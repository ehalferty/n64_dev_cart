==> flow/design.v <==
module MisterSdram32MBController #(
  parameter NOP_SLOTS = 5,
  parameter REFRESH_AT = 300
) (
  input             clk,
  inout      [15:0] sdram_dq,
  output reg [11:0] sdram_a = 0,
  output reg        sdram_we = 1,
  output reg        sdram_cas = 1,
  output reg        sdram_ras = 1,
  output reg        sdram_cs1 = 0,
  output reg [1:0]  sdram_ba = 0,
  output reg        sdram_clk = 0,
  input             writeport_wr,
  input      [31:0] writeport_addr,
  input      [15:0] writeport_data,
  output reg        writeport_ack = 0,
  input             readport_rd,
  input      [31:0] readport_addr,
  output reg [15:0] readport_data = 0,
  output reg        readport_ack = 0
);
reg [3:0] setup_state = 1;
reg [3:0] refresh_state = 0;
reg [3:0] write_state = 0;
reg [3:0] read_state = 0;
reg [31:0] refresh_counter = 0;
reg [31:0] wt_cnt = 0;
reg [31:0] latched_addr = 0;
reg [15:0] latched_data = 0;
reg [15:0] sdram_dq_reg = 0;
reg writing = 0;
assign sdram_dq = writing ? sdram_dq_reg : 16'bZ;
always @(posedge clk) begin
    if (sdram_clk) begin
        if (setup_state != 0) begin  
            if (setup_state == 1) begin
                sdram_we <= 1; sdram_cas <= 1; sdram_ras <= 1; writing <= 0;
                setup_state <= 2;
                wt_cnt <= 0;
            end else if (setup_state == 2) begin
                sdram_we <= 1; sdram_cas <= 1; sdram_ras <= 1; writing <= 0;; if (wt_cnt == NOP_SLOTS) begin; setup_state <= 3; end 
    else begin; wt_cnt <= wt_cnt + 1; end
            end else if (setup_state == 3) begin
                sdram_we <= 0; sdram_cas <= 1; sdram_ras <= 0; sdram_a <= 12'h400;
                setup_state <= 4;
                wt_cnt <= 0;
            end else if (setup_state == 4) begin
                sdram_we <= 1; sdram_cas <= 1; sdram_ras <= 1; writing <= 0;; if (wt_cnt == NOP_SLOTS) begin; setup_state <= 5; end 
    else begin; wt_cnt <= wt_cnt + 1; end
            end else if (setup_state == 5) begin
                sdram_we <= 1; sdram_cas <= 0; sdram_ras <= 0;
                setup_state <= 6;
                wt_cnt <= 0;
            end else if (setup_state == 6) begin
                sdram_we <= 1; sdram_cas <= 1; sdram_ras <= 1; writing <= 0;; if (wt_cnt == NOP_SLOTS) begin; setup_state <= 7; end 
    else begin; wt_cnt <= wt_cnt + 1; end
            end else if (setup_state == 7) begin
                sdram_we <= 1; sdram_cas <= 0; sdram_ras <= 0;
                setup_state <= 8;
                wt_cnt <= 0;
            end else if (setup_state == 8) begin
                sdram_we <= 1; sdram_cas <= 1; sdram_ras <= 1; writing <= 0;; if (wt_cnt == NOP_SLOTS) begin; setup_state <= 9; end 
    else begin; wt_cnt <= wt_cnt + 1; end
            end else if (setup_state == 9) begin
                sdram_we <= 0; sdram_cas <= 0; sdram_ras <= 0; 
    sdram_a <= 12'b001000110000; sdram_ba <= 2'b00;
                setup_state <= 10;
                wt_cnt <= 0;
            end else if (setup_state == 10) begin
                sdram_we <= 1; sdram_cas <= 1; sdram_ras <= 1; writing <= 0;; if (wt_cnt == NOP_SLOTS) begin; setup_state <= 0; end 
    else begin; wt_cnt <= wt_cnt + 1; end
            end
        end else if (refresh_state != 0) begin  
            if (refresh_state == 1) begin
                sdram_we <= 1; sdram_cas <= 0; sdram_ras <= 0;
                refresh_state <= 2;
                wt_cnt <= 0;
            end else begin
                sdram_we <= 1; sdram_cas <= 1; sdram_ras <= 1; writing <= 0;; if (wt_cnt == NOP_SLOTS) begin; refresh_state <= 0; end 
    else begin; wt_cnt <= wt_cnt + 1; end
            end
        end else if (write_state != 0) begin  
            if (write_state == 1) begin
                sdram_we <= 1; sdram_cas <= 1; sdram_ras <= 0; 
    sdram_ba <= latched_addr[24:23]; sdram_a <= latched_addr[22:13];
                write_state <= 2;
                wt_cnt <= 0;
            end else if (write_state == 2) begin
                sdram_we <= 1; sdram_cas <= 1; sdram_ras <= 1; writing <= 0;; if (wt_cnt == NOP_SLOTS) begin; write_state <= 3; end 
    else begin; wt_cnt <= wt_cnt + 1; end
            end else if (write_state == 3) begin
                sdram_we <= 0; sdram_cas <= 0; sdram_ras <= 1; 
    sdram_a <= latched_addr[9:0]; sdram_dq_reg <= latched_data; writing <= 1;
                write_state <= 4;
                wt_cnt <= 0;
            end else if (write_state == 4) begin
                sdram_we <= 1; sdram_cas <= 1; sdram_ras <= 1; writing <= 0;; if (wt_cnt == NOP_SLOTS) begin; write_state <= 5; end 
    else begin; wt_cnt <= wt_cnt + 1; end
            end else if (write_state == 5) begin
                sdram_we <= 0; sdram_cas <= 1; sdram_ras <= 0; sdram_a <= 12'h400;
                write_state <= 6;
                wt_cnt <= 0;
            end else if (write_state == 6) begin
                sdram_we <= 1; sdram_cas <= 1; sdram_ras <= 1; writing <= 0;; if (wt_cnt == NOP_SLOTS) begin; write_state <= 7; end 
    else begin; wt_cnt <= wt_cnt + 1; end
            end else if (write_state == 7) begin
                if (!writeport_wr) begin
                    writeport_ack <= 0;
                    write_state <= 0;
                end else begin
                    writeport_ack <= 1;
                end
            end
        end else if (read_state != 0) begin  
            if (read_state == 1) begin
                sdram_we <= 1; sdram_cas <= 1; sdram_ras <= 0; 
    sdram_ba <= latched_addr[24:23]; sdram_a <= latched_addr[22:13];
                read_state <= 2;
                wt_cnt <= 0;
            end else if (read_state == 2) begin
                sdram_we <= 1; sdram_cas <= 1; sdram_ras <= 1; writing <= 0;; if (wt_cnt == NOP_SLOTS) begin; read_state <= 3; end 
    else begin; wt_cnt <= wt_cnt + 1; end
            end else if (read_state == 3) begin
                sdram_we <= 1; sdram_cas <= 0; sdram_ras <= 1; 
    sdram_ba <= latched_addr[24:23]; sdram_a <= 12'h400 + latched_addr[9:0];
                read_state <= 4;
                wt_cnt <= 0;
            end else if (read_state == 4) begin
                sdram_we <= 1; sdram_cas <= 1; sdram_ras <= 1; writing <= 0;; if (wt_cnt == NOP_SLOTS) begin; read_state <= 5; end 
    else begin; wt_cnt <= wt_cnt + 1; end
                if (wt_cnt == NOP_SLOTS) begin
                    readport_data <= sdram_dq;
                end
            end else if (write_state == 5) begin
                sdram_we <= 0; sdram_cas <= 1; sdram_ras <= 0; sdram_a <= 12'h400;
                read_state <= 6;
                wt_cnt <= 0;
            end else if (read_state == 6) begin
                sdram_we <= 1; sdram_cas <= 1; sdram_ras <= 1; writing <= 0;; if (wt_cnt == NOP_SLOTS) begin; read_state <= 7; end 
    else begin; wt_cnt <= wt_cnt + 1; end
            end else if (read_state == 7) begin
                if (!readport_rd) begin
                    readport_ack <= 0;
                    read_state <= 0;
                end else begin
                    readport_ack <= 1;
                end
            end
        end else if (refresh_counter > REFRESH_AT) begin  
            refresh_state <= 1;
            refresh_counter <= 0;
        end else if (writeport_wr) begin
            latched_addr <= writeport_addr;
            latched_data <= writeport_data;
            write_state <= 1;
        end else if (readport_rd) begin
            latched_addr <= writeport_addr;
            read_state <= 1;
        end else begin
            refresh_counter <= refresh_counter + 1;
        end
    end
    sdram_clk <= ~sdram_clk;
end
endmodule
module main(
  input CLK1,
  inout  [15:0] sdram_dq,
  output [11:0] sdram_a,
  output        sdram_we,
  output        sdram_cas,
  output        sdram_ras,
  output        sdram_cs1,
  output [1:0]  sdram_ba,
  output        sdram_clk
);
  reg writeport_wr = 1;
  reg [31:0] writeport_addr = 0;
  reg [15:0] writeport_data = 0;
  wire writeport_ack;
  reg readport_rd = 1;
  reg [31:0] readport_addr = 0;
  wire [15:0] readport_data;
  wire readport_ack;
  reg [32:0] counter = 0;
  MisterSdram32MBController MisterSdram32MBController_0(
    .clk(CLK1),
    .sdram_dq(sdram_dq),
    .sdram_a(sdram_a),
    .sdram_we(sdram_we),
    .sdram_cas(sdram_cas),
    .sdram_ras(sdram_ras),
    .sdram_cs1(sdram_cs1),
    .sdram_ba(sdram_ba),
    .sdram_clk(sdram_clk),
    .writeport_wr(writeport_wr),
    .writeport_addr(writeport_addr),
    .writeport_data(writeport_data),
    .writeport_ack(writeport_ack),
    .readport_rd(readport_rd),
    .readport_addr(readport_addr),
    .readport_data(readport_data),
    .readport_ack(readport_ack)
  );
endmodule
* Reports on main
What the tools print for main, step after step. Line numbers count from 1 in the design file above. Operators: Yosys type, input widths -> output width; for muxes data width and select width s. Not given: --
Set-up: top main, clock CLK1, library sky130hd, timing corner tt_025C_1v80

* Elaborated design
Counts by Yosys on the flattened word-level netlist (proc, flatten, opt, wreduce; memories kept). Register bits leave out memories and registers merged into their read ports (data or address). Print and check cells are left out. Cells with the same type and inputs are merged into one.
Operators by class: add/sub/neg operators 1, equal/unequal tests 73, muxes and demuxes 185, bitwise operators 4, reduce/logical cells 20
Operators by type and width (count):
- $mux 32 | 28
- $mux 12 | 22
- $mux 4 | 31
- $mux 1 | 86
- $reduce_and 15->1 | 3
- $eq 4x3->1 const B | 9
- $mux 2 | 17
- $add 32x1->32 const B | 1
- $eq 32x3->1 const B | 1
- $reduce_bool 4->1 | 7
- $eq 4x2->1 const B | 6
- $ne 7x7->1 const B | 3
- $ne 2x2->1 const B | 9
- $ne 3x3->1 const B | 6
- $eq 4x1->1 const B | 4
- $reduce_and 8->1 | 2
- $mux 16 | 1
- $ne 5x4->1 const B | 3
- $ne 7x5->1 const B | 2
- $ne 3x2->1 const B | 4
- $ne 4x1->1 const B | 3
- $eq 4x4->1 const B | 3
- $reduce_bool 6->1 | 2
- $ne 11x11->1 const B | 1
- $reduce_bool 10->1 | 1
- $ne 5x1->1 const B | 2
- $ne 9x7->1 const B | 1
- $reduce_and 9->1 | 1
Other operator kinds: 16; their cells: 24.
Storage and ports: register bits 67, input bits 1, output and inout port bits 35, cells after elaboration 295

* Depth
Longest topological path by Yosys (ltp), each cell counted once; first at word level (registers and memories cut), then after technology mapping (sequential cells cut; the memories' decode and read muxes count).
Depth: depth after elaboration 13, ABC_AREA 0, gate-level depth with buffers 7, gate-level depth less buffers 6

* Netlist
Yosys stat after the flow's synthesis: flattened, memories mapped to cells. It holds for the ABC_AREA given above (unset counts as 0); a run with the other value may have another netlist.
Cells by type:
- sky130_fd_sc_hd__edfxtp_1 | count 57, total area 1.71E+03 um^2
- sky130_fd_sc_hd__buf_4 | count 20, total area 150.144 um^2
- sky130_fd_sc_hd__a21oi_1 | count 28, total area 140.134 um^2
- sky130_fd_sc_hd__o31ai_1 | count 13, total area 97.594 um^2
- sky130_fd_sc_hd__or4_1 | count 12, total area 90.086 um^2
- sky130_fd_sc_hd__xor2_1 | count 10, total area 87.584 um^2
- sky130_fd_sc_hd__nand2_1 | count 22, total area 82.579 um^2
- sky130_fd_sc_hd__nor2_1 | count 21, total area 78.826 um^2
- sky130_fd_sc_hd__nand3_1 | count 15, total area 75.072 um^2
- sky130_fd_sc_hd__o21ai_0 | count 13, total area 65.062 um^2
- sky130_fd_sc_hd__and2_1 | count 9, total area 56.304 um^2
- sky130_fd_sc_hd__or3_1 | count 9, total area 56.304 um^2
- sky130_fd_sc_hd__nand4_1 | count 8, total area 50.048 um^2
- sky130_fd_sc_hd__nor3_1 | count 10, total area 50.048 um^2
- sky130_fd_sc_hd__nand4_4 | count 2, total area 42.541 um^2
- sky130_fd_sc_hd__clkbuf_1 | count 11, total area 41.29 um^2
- sky130_fd_sc_hd__nor4_1 | count 6, total area 37.536 um^2
- sky130_fd_sc_hd__xnor2_1 | count 4, total area 35.034 um^2
Other cell types: 32; their cells: 67.
Mapped netlist: mapped cells 337, cell area after synthesis 0.0034858 mm^2, sequential part of the area 0.0017317 mm^2, flip-flop cells 58, buffers 38
By module: a second synthesis without flattening, with its own total; a netlist apart from the flattened one above.
Second synthesis, totals: cells (unflattened synthesis) 589, area total of the unflattened synthesis 0.007551 mm^2
Rows give one instance, submodules left out.
Modules:
- MisterSdram32MBController | times used 1, cells 587, area 0.0075435 mm^2, seq. area 0.0049748 mm^2
- main | times used 1, cells 2, area 0.0000075 mm^2, seq. area 0 mm^2

* Timing after synthesis
OpenSTA on the mapped netlist: ideal clock, no wires. The path of least setup slack (recovery checks aside). Input and output delay are each 20% of the period. Register names are those of the netlist, which keeps one name where synthesis merged equal registers.
Timing path post-synthesis: path type register to register, start point register MisterSdram32MBController_0.setup_state[1], end point register MisterSdram32MBController_0.sdram_cas, period 2.73 ns, library setup time 0.394 ns, launch time at the first pin 0.000 ns, data arrival time 2.003 ns, required time 2.336 ns, setup slack 0.333 ns, path delay 2.397 ns, stages on the path 6, path buffers 1, synthesis period reached 2.397 ns
"path delay" is the arrival time less input delay plus setup time. "stages on the path" counts driving pins, that of a launching flip-flop among them; a cell with two outputs on the path counts twice. "synthesis period reached" = period - worst setup slack (recovery checks aside). The figure is calculated, with input and output delays left at 20% of the set period. The rows between start and end are the longest chain of elaborated cells between them; the timing report does not say that the signal goes this way. Where chains are equally long, one stands for them. A line is the first line of the expression or statement that the cell stems from. Yosys adds cells for indexed reads and writes and turns some case tables into memories. A register here has more assigning lines than the two given. The path ends at the enable pin of a flip-flop; only ways to that pin are counted.
On the way, post-synthesis: cells stage by stage sky130_fd_sc_hd__edfxtp_1 -> sky130_fd_sc_hd__clkbuf_1 -> sky130_fd_sc_hd__and2_1 -> sky130_fd_sc_hd__o21ai_0 -> sky130_fd_sc_hd__o311a_1 -> sky130_fd_sc_hd__o21a_1, cells in the longest elaborated chain 3, elaborated cells between the ends (all ways) 16, source lines of those cells 11, classes of those cells eq/ne: 12; reduce/logical: 4
Ends and longest elaborated chain, post-synthesis:
- from (decl) | RTL line 23 | reg [3:0] setup_state = 1;
- from (assign) | RTL line 39 | setup_state <= 2;
- from (assign) | RTL line 42 | sdram_we <= 1; sdram_cas <= 1; sdram_ras <= 1; writing <= 0;; if (wt_cnt == NOP_SLOTS) begin; setup_state <= 3 ...
- $eq 4x4->1 | RTL line 70 | end else if (setup_state == 10) begin
- $ne 11x11->1
- $reduce_and 5->1
- to (assign) | RTL line 66 | sdram_we <= 0; sdram_cas <= 0; sdram_ras <= 0;
- to (assign) | RTL line 71 | sdram_we <= 1; sdram_cas <= 1; sdram_ras <= 1; writing <= 0;; if (wt_cnt == NOP_SLOTS) begin; setup_state <= 0 ...
- to (decl) | RTL line 9 | output reg        sdram_cas = 1,

* Timing after layout
Path of least setup slack in the final report of record 1 (OpenROAD, finished layout, wires in). Where an end is a register, its clock arrival counts in the times.
Timing path post-layout: path type register to register, start point register MisterSdram32MBController_0.wt_cnt[16], end point register MisterSdram32MBController_0.read_state[0], period 2.73 ns, library setup time 0.33 ns, launch time at the first pin 0.34 ns, data arrival time 2.16 ns, required time 2.73 ns, setup slack 0.57 ns, stages on the path 5, path buffers 0
The rows between start and end are the longest chain of elaborated cells between them; the timing report does not say that the signal goes this way. Where chains are equally long, one stands for them. A register here has more assigning lines than the two given. The path ends at the enable pin of a flip-flop; only ways to that pin are counted.
On the way, post-layout: cells stage by stage sky130_fd_sc_hd__edfxtp_1 -> sky130_fd_sc_hd__nor4_2 -> sky130_fd_sc_hd__nand4_1 -> sky130_fd_sc_hd__or2_4 -> sky130_fd_sc_hd__a2111oi_4, cells in the longest elaborated chain 3, elaborated cells between the ends (all ways) 5, classes of those cells eq/ne: 3; reduce/logical: 2
Ends and longest elaborated chain, post-layout:
- from (decl) | RTL line 28 | reg [31:0] wt_cnt = 0;
- from (assign) | RTL line 43 | else begin; wt_cnt <= wt_cnt + 1; end
- from (assign) | RTL line 50 | else begin; wt_cnt <= wt_cnt + 1; end
- $eq 32x3->1 | RTL line 122 | sdram_we <= 1; sdram_cas <= 1; sdram_ras <= 1; writing <= 0;; if (wt_cnt == NOP_SLOTS) begin; read_state <= 3; ...
- $ne 3x1->1
- $reduce_and 9->1
- to (assign) | RTL line 119 | read_state <= 2;
- to (assign) | RTL line 122
- to (decl) | RTL line 26 | reg [3:0] read_state = 0;

FLOW RESULTS
============

Stored flow runs of main (2 of them; Yosys, OpenROAD, sky130hd). They differ in their settings and are not a sequence. Constraints: input delay and output delay 20% of the set period each, output load 0.01 pF.
"clock period achieved": clock period set for the run, less the worst setup slack. It is reckoned from that one timing run; input and output delays stay at 20% of the period that was set.
"allowed time less slack (worst setup path)": the worst setup path's part of the clock period (all of it between registers, 20% less for each end at a port) less its slack. A launch clock that arrives late makes it longer, a capture clock that arrives late makes it shorter.

* Record 1 | settings: period_ns 2.73; CORE_UTILIZATION 28; SETUP_SLACK_MARGIN 0.51; HOLD_SLACK_MARGIN 0.29; CELL_PAD_IN_SITES_DETAIL_PLACEMENT 1; GPL_TIMING_DRIVEN 1; CTS_CLUSTER_SIZE 63; SLEW_MARGIN 35; MAX_ROUTING_LAYER met4; CAP_MARGIN 20; CORE_MARGIN 2 | results: standard-cell area after layout 0.004124 mm^2; setup slack of the worst path 0.567 ns; sum of negative setup slack 0.000 ns; worst-case hold slack 0.509 ns; die outline area 0.0133576 mm^2; allowed time less slack (worst setup path) 2.16 ns; critical path type register to register; synthesis area 0.0034858 mm^2; clock period achieved 2.163 ns
* Record 2 | settings: period_ns 3.96; CORE_UTILIZATION 28; SETUP_SLACK_MARGIN -0.26; CORE_ASPECT_RATIO 1.27; CELL_PAD_IN_SITES_GLOBAL_PLACEMENT 3; CELL_PAD_IN_SITES_DETAIL_PLACEMENT 0; TNS_END_PERCENT 25; GPL_TIMING_DRIVEN 0; GPL_ROUTABILITY_DRIVEN 1; CAP_MARGIN 20; CORE_MARGIN 2; SLEW_MARGIN 20 | results: standard-cell area after layout 0.0042491 mm^2; setup slack of the worst path 1.490 ns; sum of negative setup slack 0.000 ns; worst-case hold slack 0.486 ns; die outline area 0.0133645 mm^2; allowed time less slack (worst setup path) 2.47 ns; critical path type register to register; synthesis area 0.0034858 mm^2; clock period achieved 2.470 ns
